==> flow/design.v <==
module Fib
(
  input  clk,
  input  reset,
  input signed [32-1 : 0] fib_n,
  output signed [64-1 : 0] fib_return,
  output  fib_busy,
  input  fib_req
);
  wire  clk_sig;
  wire  reset_sig;
  wire signed [32-1 : 0] fib_n_sig;
  reg signed [64-1 : 0] fib_return_sig = 0;
  reg  fib_busy_sig = 1'b1;
  wire  fib_req_sig;
  reg signed [32-1 : 0] fib_n_0000 = 0;
  reg signed [32-1 : 0] fib_n_local = 0;
  reg signed [64-1 : 0] fib_cur_0001 = 64'sh0000000000000000;
  reg signed [64-1 : 0] fib_next_0005 = 64'sh0000000000000001;
  reg signed [32-1 : 0] fib_i_0009 = 32'sh00000000;
  reg  binary_expr_00012 = 1'b0;
  reg signed [32-1 : 0] unary_expr_00015 = 0;
  reg signed [64-1 : 0] fib_tmp_0016 = 0;
  reg signed [64-1 : 0] binary_expr_00017 = 0;
  wire  fib_req_flag;
  reg  fib_req_local = 1'b0;
  wire  tmp_0001;
  localparam fib_method_IDLE = 32'd0;
  localparam fib_method_S_0000 = 32'd1;
  localparam fib_method_S_0001 = 32'd2;
  localparam fib_method_S_0002 = 32'd3;
  localparam fib_method_S_0005 = 32'd4;
  localparam fib_method_S_0006 = 32'd5;
  localparam fib_method_S_0007 = 32'd6;
  localparam fib_method_S_0008 = 32'd7;
  localparam fib_method_S_0009 = 32'd8;
  localparam fib_method_S_0010 = 32'd9;
  localparam fib_method_S_0011 = 32'd10;
  localparam fib_method_S_0012 = 32'd11;
  localparam fib_method_S_0014 = 32'd12;
  localparam fib_method_S_0015 = 32'd13;
  localparam fib_method_S_0016 = 32'd14;
  localparam fib_method_S_0017 = 32'd15;
  reg [31:0] fib_method = fib_method_IDLE;
  reg signed [32-1 : 0] fib_method_delay = 0;
  reg  fib_req_flag_d = 1'b0;
  wire  fib_req_flag_edge;
  wire  tmp_0002;
  wire  tmp_0003;
  wire  tmp_0004;
  wire  tmp_0005;
  wire  tmp_0006;
  wire  tmp_0007;
  wire  tmp_0008;
  wire  tmp_0009;
  wire  tmp_0010;
  wire  tmp_0011;
  wire signed [32-1 : 0] tmp_0012;
  wire  tmp_0013;
  wire signed [32-1 : 0] tmp_0014;
  wire signed [64-1 : 0] tmp_0015;
  assign clk_sig = clk;
  assign reset_sig = reset;
  assign fib_n_sig = fib_n;
  assign fib_return = fib_return_sig;
  always @(posedge clk) begin
    if(reset == 1'b1) begin
      fib_return_sig <= 0;
    end else begin
      if (fib_method == fib_method_S_0016) begin
        fib_return_sig <= fib_cur_0001;
      end
    end
  end
  assign fib_busy = fib_busy_sig;
  always @(posedge clk) begin
    if(reset == 1'b1) begin
      fib_busy_sig <= 1'b1;
    end else begin
      if (fib_method == fib_method_S_0000) begin
        fib_busy_sig <= 1'b0;
      end else if (fib_method == fib_method_S_0001) begin
        fib_busy_sig <= tmp_0005;
      end
    end
  end
  assign fib_req_sig = fib_req;
  assign tmp_0001 = fib_req_local | fib_req_sig;
  assign tmp_0002 = ~fib_req_flag_d;
  assign tmp_0003 = fib_req_flag & tmp_0002;
  assign tmp_0004 = fib_req_flag | fib_req_flag_d;
  assign tmp_0005 = fib_req_flag | fib_req_flag_d;
  assign tmp_0006 = binary_expr_00012 == 1'b1 ? 1'b1 : 1'b0;
  assign tmp_0007 = binary_expr_00012 == 1'b0 ? 1'b1 : 1'b0;
  assign tmp_0008 = fib_method != fib_method_S_0000 ? 1'b1 : 1'b0;
  assign tmp_0009 = fib_method != fib_method_S_0001 ? 1'b1 : 1'b0;
  assign tmp_0010 = tmp_0009 & fib_req_flag_edge;
  assign tmp_0011 = tmp_0008 & tmp_0010;
  assign tmp_0012 = fib_req_sig == 1'b1 ? fib_n_sig : fib_n_local;
  assign tmp_0013 = fib_i_0009 < fib_n_0000 ? 1'b1 : 1'b0;
  assign tmp_0014 = fib_i_0009 + 32'sh00000001;
  assign tmp_0015 = fib_next_0005 + fib_tmp_0016;
  always @(posedge clk) begin
    if(reset == 1'b1) begin
      fib_method <= fib_method_IDLE;
      fib_method_delay <= 32'h0;
    end else begin
      case (fib_method)
        fib_method_IDLE : begin
          fib_method <= fib_method_S_0000;
        end
        fib_method_S_0000 : begin
          fib_method <= fib_method_S_0001;
        end
        fib_method_S_0001 : begin
          if (tmp_0004 == 1'b1) begin
            fib_method <= fib_method_S_0002;
          end
        end
        fib_method_S_0002 : begin
          fib_method <= fib_method_S_0005;
        end
        fib_method_S_0005 : begin
          fib_method <= fib_method_S_0006;
        end
        fib_method_S_0006 : begin
          if (tmp_0006 == 1'b1) begin
            fib_method <= fib_method_S_0011;
          end else if (tmp_0007 == 1'b1) begin
            fib_method <= fib_method_S_0007;
          end
        end
        fib_method_S_0007 : begin
          fib_method <= fib_method_S_0016;
        end
        fib_method_S_0008 : begin
          fib_method <= fib_method_S_0009;
        end
        fib_method_S_0009 : begin
          fib_method <= fib_method_S_0010;
        end
        fib_method_S_0010 : begin
          fib_method <= fib_method_S_0005;
        end
        fib_method_S_0011 : begin
          fib_method <= fib_method_S_0012;
        end
        fib_method_S_0012 : begin
          fib_method <= fib_method_S_0014;
        end
        fib_method_S_0014 : begin
          fib_method <= fib_method_S_0015;
        end
        fib_method_S_0015 : begin
          fib_method <= fib_method_S_0008;
        end
        fib_method_S_0016 : begin
          fib_method <= fib_method_S_0000;
        end
        fib_method_S_0017 : begin
          fib_method <= fib_method_S_0000;
        end
      endcase
      fib_req_flag_d <= fib_req_flag;
      if(tmp_0008 & tmp_0010 == 1'b1) begin
        fib_method <= fib_method_S_0001;
      end
    end
  end
  always @(posedge clk) begin
    if(reset == 1'b1) begin
      fib_n_0000 <= 0;
    end else begin
      if (fib_method == fib_method_S_0001) begin
        fib_n_0000 <= tmp_0012;
      end
    end
  end
  always @(posedge clk) begin
    if(reset == 1'b1) begin
      fib_cur_0001 <= 64'sh0000000000000000;
    end else begin
      if (fib_method == fib_method_S_0002) begin
        fib_cur_0001 <= 64'sh0000000000000000;
      end else if (fib_method == fib_method_S_0012) begin
        fib_cur_0001 <= fib_next_0005;
      end
    end
  end
  always @(posedge clk) begin
    if(reset == 1'b1) begin
      fib_next_0005 <= 64'sh0000000000000001;
    end else begin
      if (fib_method == fib_method_S_0002) begin
        fib_next_0005 <= 64'sh0000000000000001;
      end else if (fib_method == fib_method_S_0014) begin
        fib_next_0005 <= binary_expr_00017;
      end
    end
  end
  always @(posedge clk) begin
    if(reset == 1'b1) begin
      fib_i_0009 <= 32'sh00000000;
    end else begin
      if (fib_method == fib_method_S_0002) begin
        fib_i_0009 <= 32'sh00000000;
      end else if (fib_method == fib_method_S_0009) begin
        fib_i_0009 <= unary_expr_00015;
      end
    end
  end
  always @(posedge clk) begin
    if(reset == 1'b1) begin
      binary_expr_00012 <= 1'b0;
    end else begin
      if (fib_method == fib_method_S_0005) begin
        binary_expr_00012 <= tmp_0013;
      end
    end
  end
  always @(posedge clk) begin
    if(reset == 1'b1) begin
      unary_expr_00015 <= 0;
    end else begin
      if (fib_method == fib_method_S_0008) begin
        unary_expr_00015 <= tmp_0014;
      end
    end
  end
  always @(posedge clk) begin
    if(reset == 1'b1) begin
      fib_tmp_0016 <= 0;
    end else begin
      if (fib_method == fib_method_S_0011) begin
        fib_tmp_0016 <= fib_cur_0001;
      end
    end
  end
  always @(posedge clk) begin
    if(reset == 1'b1) begin
      binary_expr_00017 <= 0;
    end else begin
      if (fib_method == fib_method_S_0012) begin
        binary_expr_00017 <= tmp_0015;
      end
    end
  end
  assign fib_req_flag = tmp_0001;
  assign fib_req_flag_edge = tmp_0003;
endmodule
# From RTL to reports: Fib
# The steps from the RTL of Fib to its reports follow in flow order.
# Lines are those of the file above, counted from 1.
# Not given: n/a
dict set report setup {
  top {Fib}
  clock_port {clk}
  library {sky130hd}
  lib_corner {tt_025C_1v80}
}

# Word level
# Source: Yosys, flattened and elaborated, memories not mapped. Widths are those after wreduce. Registers that Yosys merges into a memory's read port (data or address) are not register bits. Print and check cells do not count. Equal cells are merged and count once.
dict set report word_totals {
  ff_bits 451
  inputBits 35
  output_inout_bits 65
  wordCells 64
}
dict set report classes {
  n_addsub 2
  cmp 1
  eq_ne 21
  muxes 12
  logic 5
  n_reduce_logical 10
}
# op n
set op_table {}
lappend op_table {{32-bit parallel mux with 13-bit select} 1}
lappend op_table {{32-bit by 4-bit == test with 1-bit output (second input constant)} 8}
lappend op_table {{32-bit by 3-bit == test with 1-bit output (second input constant)} 4}
lappend op_table {{32-bit 2-to-1 mux} 4}
lappend op_table {{32-bit by 2-bit == test with 1-bit output (second input constant)} 2}
lappend op_table {{64-bit adder} 1}
lappend op_table {{32-bit by 1-bit == test with 1-bit output (second input constant)} 1}
lappend op_table {{32-bit by 1-bit != test with 1-bit output (second input constant)} 1}
lappend op_table {{32-bit by 2-bit adder with 32-bit output (second input constant)} 1}
lappend op_table {{32-bit by 2-bit != test with 1-bit output (second input constant)} 1}
lappend op_table {{32-bit less-than comparator} 1}
lappend op_table {{32-bit logical NOT} 1}
lappend op_table {{14-bit nonzero test} 1}
lappend op_table {{13-bit nonzero test} 1}
lappend op_table {{2-bit OR reduction} 3}
lappend op_table {{3-bit != test (second input constant)} 2}
lappend op_table {{3-bit AND reduction} 2}
lappend op_table {{1-bit 2-to-1 mux} 6}
lappend op_table {{4-bit != test (second input constant)} 1}
lappend op_table {{1-bit bitwise AND} 3}
lappend op_table {{3-bit OR reduction} 1}
lappend op_table {{2-bit != test (second input constant)} 1}
lappend op_table {{2-bit nonzero test} 1}
lappend op_table {{2-bit 2-to-1 mux} 1}
lappend op_table {{1-bit bitwise OR} 1}
lappend op_table {{1-bit NOT} 1}

# Depth
# Depth = most cells in a row (Yosys ltp): at word level without a register or memory, in the mapped netlist without a sequential cell, where the memories' decode and read muxes count.
dict set report depth {
  word_depth 6
  ABC_AREA 0
  ltp_mapped 12
  depth_no_buf 12
}

# Netlist
# The flow's flattened synthesis, as Yosys stat reports it; memories are mapped. The netlist is that of the ABC_AREA named above (0 if unset); the other value can give another one.
dict set report mapped {
  cells 2530
  area_um2 19478.7
  seqArea_um2 8478.1
  flip_flops 423
  buffers 150
}
# cell n area_total_um2
set types {}
lappend types {sky130_fd_sc_hd__dfxtp_1 422 8.45E+03}
lappend types {sky130_fd_sc_hd__nand2_1 763 2.86E+03}
lappend types {sky130_fd_sc_hd__a21oi_1 451 2.26E+03}
lappend types {sky130_fd_sc_hd__ha_1 95 1188.64}
lappend types {sky130_fd_sc_hd__clkbuf_1 131 491.722}
lappend types {sky130_fd_sc_hd__xnor2_1 51 446.678}
lappend types {sky130_fd_sc_hd__nor2_1 101 379.114}
lappend types {sky130_fd_sc_hd__nand3_1 67 335.322}
lappend types {sky130_fd_sc_hd__a21o_1 40 300.288}
lappend types {sky130_fd_sc_hd__xor2_1 34 297.786}
lappend types {sky130_fd_sc_hd__o21ai_0 58 290.278}
lappend types {sky130_fd_sc_hd__a211oi_1 38 285.274}
lappend types {sky130_fd_sc_hd__inv_1 54 202.694}
lappend types {sky130_fd_sc_hd__nand4_1 25 156.4}
lappend types {sky130_fd_sc_hd__a22o_1 13 113.859}
lappend types {sky130_fd_sc_hd__nor3_1 20 100.096}
lappend types {sky130_fd_sc_hd__o21bai_1 13 97.594}
lappend types {sky130_fd_sc_hd__and3_1 13 81.328}
# Other cell types: 58; their cells: 141.

# Worst setup path after synthesis
# Path of least setup slack by OpenSTA after synthesis, without wires, with an ideal clock, recovery checks aside; 20% of the period is set as input and as output delay. Where synthesis merged equal registers, the netlist keeps one of their names.
dict set report synth_timing {
  path_kind {register to register}
  start {register fib_next_0005[0]}
  end {register binary_expr_00017[58]}
  clock_period_ns 4.51
  setup_ns 0.117
  launch_ns 0.000
  arrival_ns 2.767
  t_required_ns 4.393
  slack_ns 1.625
  delay_ns 2.884
  path_stages 13
  n_path_buf 0
  period_less_setup_slack_ns 2.885
}
# "delay_ns" = arrival - input delay + setup time.
# "path_stages": output pins that drive a net of the path, with the launching flip-flop's if there is one; two outputs of one cell count as two.
# "period_less_setup_slack_ns" = period - worst setup slack (recovery checks aside). The figure is calculated, with input and output delays left at 20% of the set period.
# Between the ends stands the longest chain of elaborated cells between them, by number of cells; it is not shown to be the way that was timed. Of several equally long chains one is given.
# Each line given opens the expression or statement behind the cell; cells for indexed reads and writes are added by Yosys, which also makes memories of some case tables.
# At most two assigning lines are given for a register; there are more.
dict set report synth_between {
  cell_sequence {sky130_fd_sc_hd__dfxtp_1 sky130_fd_sc_hd__ha_1 sky130_fd_sc_hd__fa_1 sky130_fd_sc_hd__a21oi_1 sky130_fd_sc_hd__nand4b_1 sky130_fd_sc_hd__a211oi_1 sky130_fd_sc_hd__nor2_1 sky130_fd_sc_hd__o211ai_2 sky130_fd_sc_hd__o21ai_2 sky130_fd_sc_hd__o2111ai_4 sky130_fd_sc_hd__a31o_2 sky130_fd_sc_hd__or2_1 sky130_fd_sc_hd__a32o_1}
  elab_chain_cells 1
}
# item line_no
set synth_lines {}
lappend synth_lines {{start, declared} 19} ;# reg signed [64-1 : 0] fib_next_0005 = 64'sh0000000000000001;
lappend synth_lines {{start, assigned} 192} ;# fib_next_0005 <= 64'sh0000000000000001;
lappend synth_lines {{start, assigned} 197} ;# fib_next_0005 <= binary_expr_00017;
lappend synth_lines {{64-bit adder} 102} ;# assign tmp_0015 = fib_next_0005 + fib_tmp_0016;
lappend synth_lines {{end, assigned} 241} ;# binary_expr_00017 <= 0;
lappend synth_lines {{end, assigned} 244} ;# binary_expr_00017 <= tmp_0015;
lappend synth_lines {{end, declared} 24} ;# reg signed [64-1 : 0] binary_expr_00017 = 0;

FLOW RESULTS
============

Record of 2 stored runs of the RTL-to-layout flow on Fib, platform sky130hd. The runs are unordered. Constraints: input delay and output delay 20% of the set period each, output load 0.01 pF.

# run A
==> flow/run.sh <==
#!/bin/bash
# the make line also repeats the synthesis and layout settings of config.mk as NAME=value (left out here)
make -C /OpenROAD-flow-scripts/flow DESIGN_CONFIG=/design/flow/config.mk WORK_HOME=/design/flow/orfs CLKGATE_MAP_FILE= finish
==> flow/config.mk <==
export PLATFORM = sky130hd
export DESIGN_NAME = Fib
export DESIGN_NICKNAME = Fib
export VERILOG_FILES = /design/flow/design.v
export SDC_FILE = /design/flow/constraint.sdc
export NUM_CORES = 4
export LEC_CHECK = 0
export CAP_MARGIN = 0
export CELL_PAD_IN_SITES_DETAIL_PLACEMENT = 2
export CELL_PAD_IN_SITES_GLOBAL_PLACEMENT = 1
export CORE_ASPECT_RATIO = 1.16
export CORE_MARGIN = 2
export CORE_UTILIZATION = 39
export CTS_CLUSTER_DIAMETER = 140
export GPL_ROUTABILITY_DRIVEN = 1
export GPL_TIMING_DRIVEN = 1
export PLACE_DENSITY = 0.39
export SLEW_MARGIN = 20
==> flow/constraint.sdc <==
create_clock -name core_clock -period 1.67 [get_ports {clk}]
set_input_delay 0.3340 -clock core_clock [delete_from_list [all_inputs] [get_ports {clk}]]
set_output_delay 0.3340 -clock core_clock [all_outputs]
set_load 0.01 [all_outputs]

==> run A: results <==
outcome="no final report: clock tree synthesis broke off with DPL-0033"

# run B
==> flow/run.sh <==
#!/bin/bash
# the make line also repeats the synthesis and layout settings of config.mk as NAME=value (left out here)
make -C /OpenROAD-flow-scripts/flow DESIGN_CONFIG=/design/flow/config.mk WORK_HOME=/design/flow/orfs CLKGATE_MAP_FILE= finish
==> flow/config.mk <==
export PLATFORM = sky130hd
export DESIGN_NAME = Fib
export DESIGN_NICKNAME = Fib
export VERILOG_FILES = /design/flow/design.v
export SDC_FILE = /design/flow/constraint.sdc
export NUM_CORES = 4
export LEC_CHECK = 0
export CAP_MARGIN = 20
export CORE_MARGIN = 2
export CORE_UTILIZATION = 72
export CTS_CLUSTER_DIAMETER = 259
export PLACE_DENSITY_LB_ADDON = 0.1
export SLEW_MARGIN = 15
export TNS_END_PERCENT = 100
==> flow/constraint.sdc <==
create_clock -name core_clock -period 2.12 [get_ports {clk}]
set_input_delay 0.4240 -clock core_clock [delete_from_list [all_inputs] [get_ports {clk}]]
set_output_delay 0.4240 -clock core_clock [all_outputs]
set_load 0.01 [all_outputs]

==> run B: results <==
outcome="no final report: routing broke off with GRT-0232"
