==> flow/design.v <==
module fib(
	input __func_clock,
	input __func_reset,
	input __func_start,
	output reg __func_done,
	output reg __func_ready,
	input [31:0] __args_n,
	output reg [31:0] __func_result
);
reg [0:0] __sig_1;
reg [31:0] __sig_2;
reg [31:0] __sig_curr_03;
reg [31:0] __sig_i_02;
reg [31:0] __sig_next_01;
reg [31:0] __sig_4;
reg [31:0] __sig_5;
reg [0:0] __sig_exitcond;
reg [31:0] __sig_next_01_lcssa;
reg [31:0] __sig_curr_0_lcssa;
	reg [31:0] __sig_n;
localparam __state_fin_exec = 0;
localparam __state_start_req = 1;
localparam __state_start_wait = 2;
localparam __state_start_exec = 3;
localparam __state_1_exec = 4;
localparam __state_2_exec = 5;
localparam __state_3_exec = 6;
localparam __state_4_exec = 7;
localparam __state_5_exec = 8;
localparam __state_6_exec = 9;
localparam __state_7_exec = 10;
localparam __state_8_exec = 11;
localparam __state_9_exec = 12;
localparam __state_10_exec = 13;
localparam __state_11_exec = 14;
localparam __state_12_exec = 15;
localparam __state_13_exec = 16;
localparam __state_14_exec = 17;
localparam __state_15_exec = 18;
integer __state;
localparam __label_0 = 0;
localparam __label__lr_ph = 4;
localparam __label_3 = 6;
localparam __label___crit_edge_loopexit = 10;
localparam __label___crit_edge = 12;
integer __label_pre;
integer __label;
always @(posedge __func_clock or negedge __func_reset) begin
	if(!__func_reset) begin
		__state <= __state_start_req;
		__func_ready <= 1;
		__func_done <= 0;
	end else begin
	case(__state)
		__state_start_req: begin
			__state <= __state_start_wait;
		end
		__state_start_wait: begin
			if(__func_start) begin
				__state <= __state_start_exec;
				__func_ready <= 0;
				__func_done <= 0;
			__sig_n <= __args_n;
			end
		end
		__state_start_exec: begin
			__state <= __state_1_exec;
	__label_pre <= __label_0;
		end
		__state_1_exec: begin
			__state <= __state_2_exec;
		end
		__state_2_exec: begin
			__state <= __state_3_exec;
			__sig_1 <= ( $signed(__sig_n) > $signed((0)) );
			__sig_2 <= $signed(__sig_n) + $signed((-1));
		end
		__state_3_exec: begin
			__state <= (__sig_1)?__state_4_exec:__state_12_exec;
			__label <= __label_pre;
		end
		__state_4_exec: begin
			__state <= __state_5_exec;
			__label_pre <= __label__lr_ph;
		end
		__state_5_exec: begin
			__state <= __state_6_exec;
			__label <= __label_pre;
		end
		__state_6_exec: begin
			__state <= __state_7_exec;
			__label_pre <= __label_3;
		end
		__state_7_exec: begin
			__state <= __state_8_exec;
			case(__label)
				__label__lr_ph: __sig_curr_03 <= (0);
				__label_3: __sig_curr_03 <= __sig_next_01;
			endcase
			case(__label)
				__label__lr_ph: __sig_i_02 <= (0);
				__label_3: __sig_i_02 <= __sig_5;
			endcase
			case(__label)
				__label__lr_ph: __sig_next_01 <= (1);
				__label_3: __sig_next_01 <= __sig_4;
			endcase
		end
		__state_8_exec: begin
			__state <= __state_9_exec;
			__sig_4 <= $signed(__sig_curr_03) + $signed(__sig_next_01);
			__sig_5 <= $signed(__sig_i_02) + $signed((1));
			__sig_exitcond <= ( __sig_i_02 == __sig_2 );
		end
		__state_9_exec: begin
			__state <= (__sig_exitcond)?__state_10_exec:__state_6_exec;
			__label <= __label_pre;
		end
		__state_10_exec: begin
			__state <= __state_11_exec;
			__label_pre <= __label___crit_edge_loopexit;
		end
		__state_11_exec: begin
			__state <= __state_12_exec;
			__label <= __label_pre;
			case(__label)
				__label_3: __sig_next_01_lcssa <= __sig_next_01;
			endcase
		end
		__state_12_exec: begin
			__state <= __state_13_exec;
			__label_pre <= __label___crit_edge;
		end
		__state_13_exec: begin
			__state <= __state_14_exec;
			case(__label)
				__label_0: __sig_curr_0_lcssa <= (0);
				__label___crit_edge_loopexit: __sig_curr_0_lcssa <= __sig_next_01_lcssa;
			endcase
		end
		__state_14_exec: begin
			__state <= __state_fin_exec;
			__func_result <= $signed(__sig_curr_0_lcssa);
		end
		__state_15_exec: begin
			__state <= __state_fin_exec;
		end
		__state_fin_exec: begin
			__state <= __state_start_req;
			__func_ready <= 1;
			__func_done <= 1;
		end
	endcase
	end
end
endmodule
module fib_top(
	input system_clock,
	input system_reset,
	input __func_start,
	output __func_done,
	output __func_ready,
	input [31:0] __args_n,
	output [31:0] __func_result
);
wire fib__func_start;
wire fib__func_done;
wire fib__func_ready;
wire [31:0] fib__args_n;
wire [31:0] fib__func_result;
assign fib__func_start = __func_start;
assign __func_done = fib__func_done;
assign __func_ready = fib__func_ready;
assign fib__args_n = __args_n;
assign __func_result = fib__func_result;
fib u_fib(
	.__func_clock(system_clock),
	.__func_reset(system_reset),
	.__func_start(fib__func_start),
	.__func_done(fib__func_done),
	.__func_ready(fib__func_ready),
	.__args_n(fib__args_n),
	.__func_result(fib__func_result)
);
endmodule
==> From RTL to reports: fib_top <==
What the tools print for fib_top, step after step.
Line numbers count from 1 in the design file above.
Operators carry their Yosys type and port widths (W data, S select, Z words).
Library cell names are shortened.
{ "inputs": {"design": "fib_top", "clk_port": "system_clock", "library": "sky130hd", "corner": "tt_025C_1v80"} }

==> After elaboration <==
Counts by Yosys on the flattened word-level netlist (proc, flatten, opt, wreduce; memories kept). Register bits leave out memories and registers merged into their read ports (data or address). Print and check cells are left out.
{ "op_classes": {"n_addsub": 3, "mux": 11, "eq_ne": 23, "n_reduce_logical": 20, "cmp": 1} }
{ "ops": {"columns": ["op", "count"], "rows": [
  ["$pmux W32 S18", 1],
  ["$eq A32 B4 Y1 const B", 9],
  ["$pmux W32 S2", 4],
  ["$eq A32 B3 Y1 const B", 6],
  ["$pmux W32 S5", 1],
  ["$eq A32 B5 Y1 const B", 3],
  ["$eq A32 B2 Y1 const B", 2],
  ["$logic_not A32 Y1", 2],
  ["$add A32 B1 Y32 const B", 1],
  ["$gt A32 B1 Y1 const B", 1],
  ["$eq A32 B1 Y1 const B", 1],
  ["$add A32 B2 Y32 const B", 1],
  ["$add A32 B32 Y32", 1],
  ["$eq A32 B32 Y1", 1],
  ["$mux W32", 1],
  ["$reduce_bool A18 Y1", 1],
  ["$reduce_and A2 Y1", 7],
  ["$reduce_and A3 Y1", 4],
  ["$reduce_bool A2 Y1", 3],
  ["$reduce_bool A5 Y1", 1],
  ["$reduce_or A4 Y1", 1],
  ["$mux W4", 1],
  ["$mux W3", 1],
  ["$ne A2 B2 Y1 const B", 1],
  ["$reduce_or A2 Y1", 1],
  ["$pmux W1 S2", 1],
  ["$mux W1", 1]
]} }
{ "bits": {"register_bits": 420, "output_inout_bits": 34, "elab_cells": 75} }

==> Depth <==
Depth = most cells in a row (Yosys ltp): at word level without a register or memory, in the mapped netlist without a sequential cell, where the memories' decode and read muxes count.
{ "logic_depth": {"depth_word": 4, "ABC_AREA": 1, "mapped_depth": 12, "depth_no_buf": 12} }

==> Netlist <==
Yosys stat after the flow's synthesis: flattened, memories mapped to cells. It holds for the ABC_AREA given above (unset counts as 0); a run with the other value may have another netlist.
{ "types": {"columns": ["cell_type", "count"], "rows": [
  ["edfxtp_1", 328],
  ["nand2_1", 313],
  ["inv_1", 277],
  ["nor2_1", 238],
  ["xnor2_1", 52],
  ["dfrtp_1", 18],
  ["xor2_1", 51],
  ["ha_1", 33],
  ["nand3_1", 43],
  ["nand4_1", 26],
  ["a21oi_1", 22],
  ["nor3_1", 12],
  ["nor3_2", 6],
  ["clkbuf_1", 15],
  ["dfstp_2", 2],
  ["nor3_4", 2],
  ["and2_1", 4],
  ["or2_2", 4]
]} }
Not listed: further types 22, cells in them 39.
{ "synth_totals": {"mapped_area_um2": 15805.2, "sequential_area_um2": 10352.4, "ffs": 348, "cell_count": 1485} }

==> Path before layout <==
Path of least setup slack by OpenSTA after synthesis, without wires, with an ideal clock, recovery checks aside; 20% of the period is set as input and as output delay. Where synthesis merged equal registers, the netlist keeps one of their names.
{ "synth_timing": {"path_kind": "input to register", "from": "input port system_reset", "to": "register u_fib.__sig_curr_03[0]", "path_slack_ns": -4.033, "path_buffers": 0, "stages": 2, "launch_ns": 0.790, "delay_ns": 7.193, "arrival_ns": 7.315, "tclk_ns": 3.95, "input_delay_ns": 0.790, "period_less_setup_slack_ns": 7.983} }
"delay_ns" is the arrival time less input delay plus setup time.
"stages": output pins that drive a net of the path, with the launching flip-flop's if there is one; two outputs of one cell count as two.
"period_less_setup_slack_ns" is the clock period less the worst setup slack; recovery checks do not enter. This is arithmetic on one report: input and output delays are still those of the set period (20% each).
Between the ends stands the longest chain of elaborated cells between them, by number of cells; it is not shown to be the way that was timed. Of several equally long chains one is given.
A line is the first line of the expression or statement that the cell stems from. Yosys adds cells for indexed reads and writes and turns some case tables into memories.
{ "synth_via": {"cell_sequence": "nand2_1 -> nor3_1", "elab_chain_len": 1} }
{ "synth_lines": {"columns": ["element", "line_no", "source"], "rows": [
  ["start: declaration", 159, "input system_reset,"],
  ["$reduce_and A3 Y1", null, null],
  ["end: assignment", 97, "__label__lr_ph: __sig_curr_03 <= (0);"],
  ["end: assignment", 98, "__label_3: __sig_curr_03 <= __sig_next_01;"],
  ["end: declaration", 12, "reg [31:0] __sig_curr_03;"]
]} }

==> Path in the finished layout <==
Path of least setup slack in the final report of run 1 (OpenROAD, finished layout, wires in). Where an end is a register, its clock arrival counts in the times.
{ "layout_timing": {"path_kind": "register to register", "from": "register u_fib.__sig_i_02[0]", "to": "register u_fib.__sig_5[22]", "tclk_ns": 2.86, "stages": 8, "arrival_ns": 2.48, "launch_ns": 0.59, "path_buffers": 0, "path_slack_ns": 0.67} }
Between the ends stands the longest chain of elaborated cells between them, by number of cells; it is not shown to be the way that was timed. Of several equally long chains one is given.
{ "layout_via": {"cell_sequence": "edfxtp_1 -> ha_1 -> nand3_2 -> inv_1 -> nand2_1 -> nor3_4 -> nand2_1 -> xnor2_1", "elab_chain_len": 1} }
{ "layout_lines": {"columns": ["element", "line_no", "source"], "rows": [
  ["start: declaration", 13, "reg [31:0] __sig_i_02;"],
  ["start: assignment", 101, "__label__lr_ph: __sig_i_02 <= (0);"],
  ["start: assignment", 102, "__label_3: __sig_i_02 <= __sig_5;"],
  ["$add A32 B2 Y32", 112, "__sig_5 <= $signed(__sig_i_02) + $signed((1));"],
  ["end: assignment", 112, null],
  ["end: declaration", 16, "reg [31:0] __sig_5;"]
]} }

FLOW RESULTS
============

2 stored runs of fib_top in the flow (synthesis by Yosys, layout by OpenROAD, sky130hd cells), in arbitrary order. Constraints: input delay and output delay 20% of the set period each, output load 0.01 pF.
"achievedPeriod_ns" means the clock period less the worst setup slack. The figure is calculated, with input and output delays left at 20% of the set period.
"critical_path_time_ns" means the part of the period allowed to the worst setup path (the constraints hold back 20% at inputs and 20% at outputs) less its slack; where the path has registers, the arrival times of their clocks count too.
"design_power_uw" is the tool's figure for a default switching activity; nothing was simulated.
[
  {
    "run": "run 1",
    "settings": { "period_ns": 2.86, "CORE_UTILIZATION": 71, "SETUP_SLACK_MARGIN": 0.59, "PLACE_DENSITY": 0.88, "CORE_ASPECT_RATIO": 0.58, "CORE_MARGIN": 10, "ABC_AREA": 1, "GPL_TIMING_DRIVEN": 1, "GPL_ROUTABILITY_DRIVEN": 0, "SLEW_MARGIN": 20, "CAP_MARGIN": 20 },
    "results": { "synthArea_um2": 15805.2, "final_die_area_um2": 28851.0, "stdcell_area_um2": 18046.1, "util_pct": 82.8, "setup_ws_ns": 0.674, "timing.setup.tns_ns": 0.000, "design_power_uw": 9638, "achievedPeriod_ns": 2.186, "critical_path_time_ns": 2.19, "path_kind": "register to register" }
  },
  {
    "run": "run 2",
    "settings": { "period_ns": 6.04, "CORE_UTILIZATION": 28, "SETUP_SLACK_MARGIN": 0.72, "PLACE_DENSITY_LB_ADDON": 0.3, "TNS_END_PERCENT": 95, "GPL_ROUTABILITY_DRIVEN": 1, "CTS_CLUSTER_DIAMETER": 28, "SLEW_MARGIN": 30, "MIN_ROUTING_LAYER": "met1", "CAP_MARGIN": 20, "CORE_MARGIN": 2 },
    "results": { "synthArea_um2": 14829.2, "final_die_area_um2": 54819.2, "stdcell_area_um2": 19271.0, "util_pct": 36.7, "setup_ws_ns": 2.816, "timing.setup.tns_ns": 0.000, "design_power_uw": 7144, "achievedPeriod_ns": 3.224, "critical_path_time_ns": 2.02, "path_kind": "input to register" }
  }
]
