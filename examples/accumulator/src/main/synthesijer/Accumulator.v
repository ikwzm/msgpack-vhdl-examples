==> flow/design.v <==
module Accumulator
(
  input  clk,
  input  reset,
  input signed [32-1 : 0] reg_in,
  input  reg_we,
  output signed [32-1 : 0] reg_out,
  input signed [32-1 : 0] add_x,
  output signed [32-1 : 0] add_return,
  output  add_busy,
  input  add_req
);
  wire  clk_sig;
  wire  reset_sig;
  wire signed [32-1 : 0] reg_in_sig;
  wire  reg_we_sig;
  wire signed [32-1 : 0] reg_out_sig;
  wire signed [32-1 : 0] add_x_sig;
  reg signed [32-1 : 0] add_return_sig = 0;
  reg  add_busy_sig = 1'b1;
  wire  add_req_sig;
  reg signed [32-1 : 0] class_reg_0000 = 0;
  wire signed [32-1 : 0] class_reg_0000_mux;
  wire signed [32-1 : 0] tmp_0001;
  reg signed [32-1 : 0] add_x_0001 = 0;
  reg signed [32-1 : 0] add_x_local = 0;
  reg signed [32-1 : 0] binary_expr_00002 = 0;
  wire  add_req_flag;
  reg  add_req_local = 1'b0;
  wire  tmp_0002;
  localparam add_method_IDLE = 32'd0;
  localparam add_method_S_0000 = 32'd1;
  localparam add_method_S_0001 = 32'd2;
  localparam add_method_S_0002 = 32'd3;
  localparam add_method_S_0003 = 32'd4;
  localparam add_method_S_0004 = 32'd5;
  localparam add_method_S_0005 = 32'd6;
  reg [31:0] add_method = add_method_IDLE;
  reg signed [32-1 : 0] add_method_delay = 0;
  reg  add_req_flag_d = 1'b0;
  wire  add_req_flag_edge;
  wire  tmp_0003;
  wire  tmp_0004;
  wire  tmp_0005;
  wire  tmp_0006;
  wire  tmp_0007;
  wire  tmp_0008;
  wire  tmp_0009;
  wire  tmp_0010;
  wire signed [32-1 : 0] tmp_0011;
  wire signed [32-1 : 0] tmp_0012;
  assign clk_sig = clk;
  assign reset_sig = reset;
  assign reg_in_sig = reg_in;
  assign reg_we_sig = reg_we;
  assign reg_out = reg_out_sig;
  assign reg_out_sig = class_reg_0000;
  assign add_x_sig = add_x;
  assign add_return = add_return_sig;
  always @(posedge clk) begin
    if(reset == 1'b1) begin
      add_return_sig <= 0;
    end else begin
      if (add_method == add_method_S_0004) begin
        add_return_sig <= class_reg_0000;
      end
    end
  end
  assign add_busy = add_busy_sig;
  always @(posedge clk) begin
    if(reset == 1'b1) begin
      add_busy_sig <= 1'b1;
    end else begin
      if (add_method == add_method_S_0000) begin
        add_busy_sig <= 1'b0;
      end else if (add_method == add_method_S_0001) begin
        add_busy_sig <= tmp_0006;
      end
    end
  end
  assign add_req_sig = add_req;
  assign tmp_0001 = reg_we_sig == 1'b1 ? reg_in_sig : class_reg_0000;
  assign tmp_0002 = add_req_local | add_req_sig;
  assign tmp_0003 = ~add_req_flag_d;
  assign tmp_0004 = add_req_flag & tmp_0003;
  assign tmp_0005 = add_req_flag | add_req_flag_d;
  assign tmp_0006 = add_req_flag | add_req_flag_d;
  assign tmp_0007 = add_method != add_method_S_0000 ? 1'b1 : 1'b0;
  assign tmp_0008 = add_method != add_method_S_0001 ? 1'b1 : 1'b0;
  assign tmp_0009 = tmp_0008 & add_req_flag_edge;
  assign tmp_0010 = tmp_0007 & tmp_0009;
  assign tmp_0011 = add_req_sig == 1'b1 ? add_x_sig : add_x_local;
  assign tmp_0012 = class_reg_0000 + add_x_0001;
  always @(posedge clk) begin
    if(reset == 1'b1) begin
      add_method <= add_method_IDLE;
      add_method_delay <= 32'h0;
    end else begin
      case (add_method)
        add_method_IDLE : begin
          add_method <= add_method_S_0000;
        end
        add_method_S_0000 : begin
          add_method <= add_method_S_0001;
        end
        add_method_S_0001 : begin
          if (tmp_0005 == 1'b1) begin
            add_method <= add_method_S_0002;
          end
        end
        add_method_S_0002 : begin
          add_method <= add_method_S_0003;
        end
        add_method_S_0003 : begin
          add_method <= add_method_S_0004;
        end
        add_method_S_0004 : begin
          add_method <= add_method_S_0000;
        end
        add_method_S_0005 : begin
          add_method <= add_method_S_0000;
        end
      endcase
      add_req_flag_d <= add_req_flag;
      if(tmp_0007 & tmp_0009 == 1'b1) begin
        add_method <= add_method_S_0001;
      end
    end
  end
  always @(posedge clk) begin
    if(reset == 1'b1) begin
      class_reg_0000 <= 0;
    end else begin
      if (add_method == add_method_S_0003) begin
        class_reg_0000 <= binary_expr_00002;
      end else begin
        class_reg_0000 <= class_reg_0000_mux;
      end
    end
  end
  assign class_reg_0000_mux = tmp_0001;
  always @(posedge clk) begin
    if(reset == 1'b1) begin
      add_x_0001 <= 0;
    end else begin
      if (add_method == add_method_S_0001) begin
        add_x_0001 <= tmp_0011;
      end
    end
  end
  always @(posedge clk) begin
    if(reset == 1'b1) begin
      binary_expr_00002 <= 0;
    end else begin
      if (add_method == add_method_S_0002) begin
        binary_expr_00002 <= tmp_0012;
      end
    end
  end
  assign add_req_flag = tmp_0002;
  assign add_req_flag_edge = tmp_0004;
endmodule
### From RTL to reports: Accumulator

Tool output for the design above, in the order of the flow.
Line numbers count from 1 in the design file above.
Not given: n/a

| inputs | value |
|---|---|
| top module | Accumulator |
| clock port | clk |
| standard-cell library | sky130hd |
| library corner | tt_025C_1v80 |

### Word level

Yosys after proc, flatten, opt, wreduce and memory -nomap, before mapping. Memory bits, and registers merged into a memory's read port (data or address), are not among the register bits. Print and check cells are not counted. Equal cells are merged and count once.

| bit counts | value |
|---|---|
| input port bits | 68 |
| elaborated cells | 43 |
| register bits after elaboration | 162 |
| output and inout bits | 65 |

| cells by class | value |
|---|---|
| multiplexer cells | 10 |
| $add $sub $neg | 1 |
| bitwise gates (word level) | 5 |
| eq/ne operators | 10 |
| reduce/logical cells | 9 |

Operators by type and width:

| kind | number |
|---|---|
| parallel mux 32 bit (select 5 bit) | 1 |
| 2-to-1 mux 32 bit | 4 |
| equality test 32 x 3 -> 1 bit with constant B | 3 |
| equality test 32 x 2 -> 1 bit with constant B | 2 |
| equality test 32 x 1 -> 1 bit with constant B | 1 |
| != test 32 x 1 -> 1 bit with constant B | 1 |
| != test 32 x 2 -> 1 bit with constant B | 1 |
| adder 32 bit | 1 |
| logical NOT 32 bit | 1 |
| nonzero test 6 bit | 1 |
| nonzero test 5 bit | 1 |
| AND reduction 2 bit | 2 |
| nonzero test 2 bit | 2 |
| 2-to-1 mux 1 bit | 4 |
| bitwise AND 1 bit | 3 |
| != test 3 bit with constant B | 1 |
| OR reduction 3 bit | 1 |
| != test 2 bit with constant B | 1 |
| OR reduction 2 bit | 1 |
| 2-to-1 mux 2 bit | 1 |
| bitwise OR 1 bit | 1 |
| NOT 1 bit | 1 |

### Depth

Yosys ltp: most cells in a row. Word level: on the elaborated netlist, between registers, memories and ports. Mapped: between sequential cells and ports; inverters and the memories' decode and read muxes count.

| depth | value |
|---|---|
| depth after elaboration | 6 |
| ABC_AREA | 0 |
| gate-level depth with buffers | 9 |
| mapped depth without buffers | 9 |

### Netlist

Source: synth_stat.txt of the flow (Yosys; design flattened, memories mapped). It holds for the ABC_AREA given above (unset counts as 0); a run with the other value may have another netlist.

| mapped netlist | value |
|---|---|
| chip area (Yosys) | 6855.3 µm² |
| mapped cells | 852 |
| buffers | 63 |
| flip-flop cells | 133 |
| area of sequential cells | 2672.6 µm² |

Cell types:

| cell type | number | area in all (µm²) |
|---|---|---|
| sky130_fd_sc_hd__dfxtp_1 | 132 | 2.64E+03 |
| sky130_fd_sc_hd__nand2_1 | 155 | 581.808 |
| sky130_fd_sc_hd__a21oi_1 | 115 | 575.552 |
| sky130_fd_sc_hd__ha_1 | 31 | 387.872 |
| sky130_fd_sc_hd__mux2i_1 | 34 | 340.326 |
| sky130_fd_sc_hd__a211oi_1 | 43 | 322.81 |
| sky130_fd_sc_hd__nand3_1 | 53 | 265.254 |
| sky130_fd_sc_hd__nor2_1 | 49 | 183.926 |
| sky130_fd_sc_hd__clkbuf_1 | 45 | 168.912 |
| sky130_fd_sc_hd__o21ai_0 | 24 | 120.115 |
| sky130_fd_sc_hd__a21o_1 | 13 | 97.594 |
| sky130_fd_sc_hd__xor2_1 | 10 | 87.584 |
| sky130_fd_sc_hd__xnor2_1 | 8 | 70.067 |
| sky130_fd_sc_hd__a31oi_1 | 10 | 62.56 |
| sky130_fd_sc_hd__o211ai_1 | 8 | 60.058 |
| sky130_fd_sc_hd__buf_6 | 5 | 56.304 |
| sky130_fd_sc_hd__nand4_1 | 9 | 56.304 |
| sky130_fd_sc_hd__nor3_1 | 11 | 55.053 |

Other cell types: 40; their cells: 97.

### Worst setup path after synthesis

Source: OpenSTA report_checks on the synthesized netlist (no wires, ideal clock, input and output delay 20% of the period each), path of least setup slack; recovery checks are left aside. Register names are those of the netlist, which keeps one name where synthesis merged equal registers.

| timing path post-synthesis | value |
|---|---|
| path kind | register -> register |
| from | register class_reg_0000[0] |
| to | register binary_expr_00002[30] |
| arrival | 2385 ps |
| library setup time | 122 ps |
| buffers on the path | 0 |
| path delay | 2507 ps |
| setup slack | 933 ps |
| required time | 3318 ps |
| time at the first pin | 0 ps |
| clock period | 3440 ps |
| stages | 10 |
| synthesis period reached | 2507 ps |

"path delay" is the arrival time less input delay plus setup time.
"stages": output pins that drive a net of the path, with the launching flip-flop's if there is one; two outputs of one cell count as two.
"synthesis period reached" is the clock period less the worst setup slack; recovery checks do not enter. This is arithmetic on one report: input and output delays are still those of the set period (20% each).
Between the ends stands the longest chain of elaborated cells between them, by number of cells; it is not shown to be the way that was timed. Of several equally long chains one is given.
Each line given opens the expression or statement behind the cell; cells for indexed reads and writes are added by Yosys, which also makes memories of some case tables.
A register here has more assigning lines than the two given.

| on the way, post-synthesis | value |
|---|---|
| cells stage by stage | sky130_fd_sc_hd__dfxtp_1 > sky130_fd_sc_hd__ha_1 > sky130_fd_sc_hd__fa_1 > sky130_fd_sc_hd__a21oi_1 > sky130_fd_sc_hd__o21ai_1 > sky130_fd_sc_hd__a21oi_1 > sky130_fd_sc_hd__o31ai_1 > sky130_fd_sc_hd__a221oi_1 > sky130_fd_sc_hd__mux2i_1 > sky130_fd_sc_hd__a311o_1 |
| cells in the longest elaborated chain | 1 |
| elaborated cells on any way between the ends | 1 |
| RTL lines with such cells | 1 |
| classes of those cells | add/sub (1) |

RTL lines, path post-synthesis:

| item | line | text |
|---|---|---|
| start, declared | 22 | `reg signed [32-1 : 0] class_reg_0000 = 0;` |
| start, assigned | 135 | `class_reg_0000 <= binary_expr_00002;` |
| start, assigned | 137 | `class_reg_0000 <= class_reg_0000_mux;` |
| adder 32 bit | 93 | `assign tmp_0012 = class_reg_0000 + add_x_0001;` |
| end, assigned | 153 | `binary_expr_00002 <= 0;` |
| end, assigned | 156 | `binary_expr_00002 <= tmp_0012;` |
| end, declared | 27 | `reg signed [32-1 : 0] binary_expr_00002 = 0;` |

### Timing after layout

From the final timing report of job 1: the path of least setup slack in the routed layout; clock arrival at registers is part of the times.
The path's times are printed in steps of 10 ps; the period is the one set.

| timing path post-layout | value |
|---|---|
| path kind | register -> register |
| from | register class_reg_0000[8] |
| to | register binary_expr_00002[26] |
| setup slack | 710 ps |
| arrival | 2840 ps |
| required time | 3550 ps |
| library setup time | 50 ps |
| stages | 9 |
| time at the first pin | 420 ps |
| buffers on the path | 0 |
| clock period | 3190 ps |

Between the ends stands the longest chain of elaborated cells between them, by number of cells; it is not shown to be the way that was timed. Of several equally long chains one is given.
A register here has more assigning lines than the two given.

| on the way, post-layout | value |
|---|---|
| cells stage by stage | sky130_fd_sc_hd__dfxtp_1 > sky130_fd_sc_hd__ha_1 > sky130_fd_sc_hd__and3_4 > sky130_fd_sc_hd__nand2_2 > sky130_fd_sc_hd__or3_1 > sky130_fd_sc_hd__o221a_2 > sky130_fd_sc_hd__or4_4 > sky130_fd_sc_hd__o211ai_2 > sky130_fd_sc_hd__o221a_1 |
| cells in the longest elaborated chain | 1 |
| elaborated cells on any way between the ends | 1 |
| RTL lines with such cells | 1 |
| classes of those cells | add/sub (1) |

RTL lines, path post-layout:

| item | line | text |
|---|---|---|
| start, declared | 22 | `reg signed [32-1 : 0] class_reg_0000 = 0;` |
| start, assigned | 135 | `class_reg_0000 <= binary_expr_00002;` |
| start, assigned | 137 | `class_reg_0000 <= class_reg_0000_mux;` |
| adder 32 bit | 93 | `assign tmp_0012 = class_reg_0000 + add_x_0001;` |
| end, assigned | 153 | `binary_expr_00002 <= 0;` |
| end, assigned | 156 | `binary_expr_00002 <= tmp_0012;` |
| end, declared | 27 | `reg signed [32-1 : 0] binary_expr_00002 = 0;` |

==> results <==
Record of 2 stored runs of the RTL-to-layout flow on Accumulator, platform sky130hd. The runs are unordered. Constraints: input delay and output delay 20% of the set period each, output load 0.01 pF.

#### Job 1

| setting | value |
|---|---|
| period_ns | `3.19` |
| CORE_UTILIZATION | `22` |
| SETUP_SLACK_MARGIN | `0.62` |
| PLACE_DENSITY_LB_ADDON | `0.07` |
| HOLD_SLACK_MARGIN | `0.04` |
| CORE_MARGIN | `6` |
| CELL_PAD_IN_SITES_GLOBAL_PLACEMENT | `3` |
| TNS_END_PERCENT | `40` |
| MIN_ROUTING_LAYER | `met1` |
| MAX_ROUTING_LAYER | `met4` |
| CAP_MARGIN | `20` |
| SLEW_MARGIN | `20` |

| result | value |
|---|---|
| cell area after synthesis | 6855.3 µm² |
| area of the die | 35541.7 µm² |
| standard-cell area after routing | 9342.7 µm² |
| utilization after routing | 30.5 % |
| worst setup slack after layout | 709 ps |
| total negative slack | 0 ps |

#### Job 2

| setting | value |
|---|---|
| period_ns | `1.81` |
| CORE_UTILIZATION | `24` |
| SETUP_SLACK_MARGIN | `0.47` |
| PLACE_DENSITY_LB_ADDON | `0.26` |
| CELL_PAD_IN_SITES_GLOBAL_PLACEMENT | `0` |
| ABC_AREA | `0` |
| GPL_TIMING_DRIVEN | `1` |
| CTS_CLUSTER_SIZE | `60` |
| SLEW_MARGIN | `5` |
| CAP_MARGIN | `20` |
| CORE_MARGIN | `2` |

| result | value |
|---|---|
| area of the die | 29932.5 µm² |
| cell area after synthesis | 6855.3 µm² |
| worst setup slack after layout | -439 ps |
| utilization after routing | 45.9 % |
| standard-cell area after routing | 12831.1 µm² |
| total negative slack | -8276 ps |
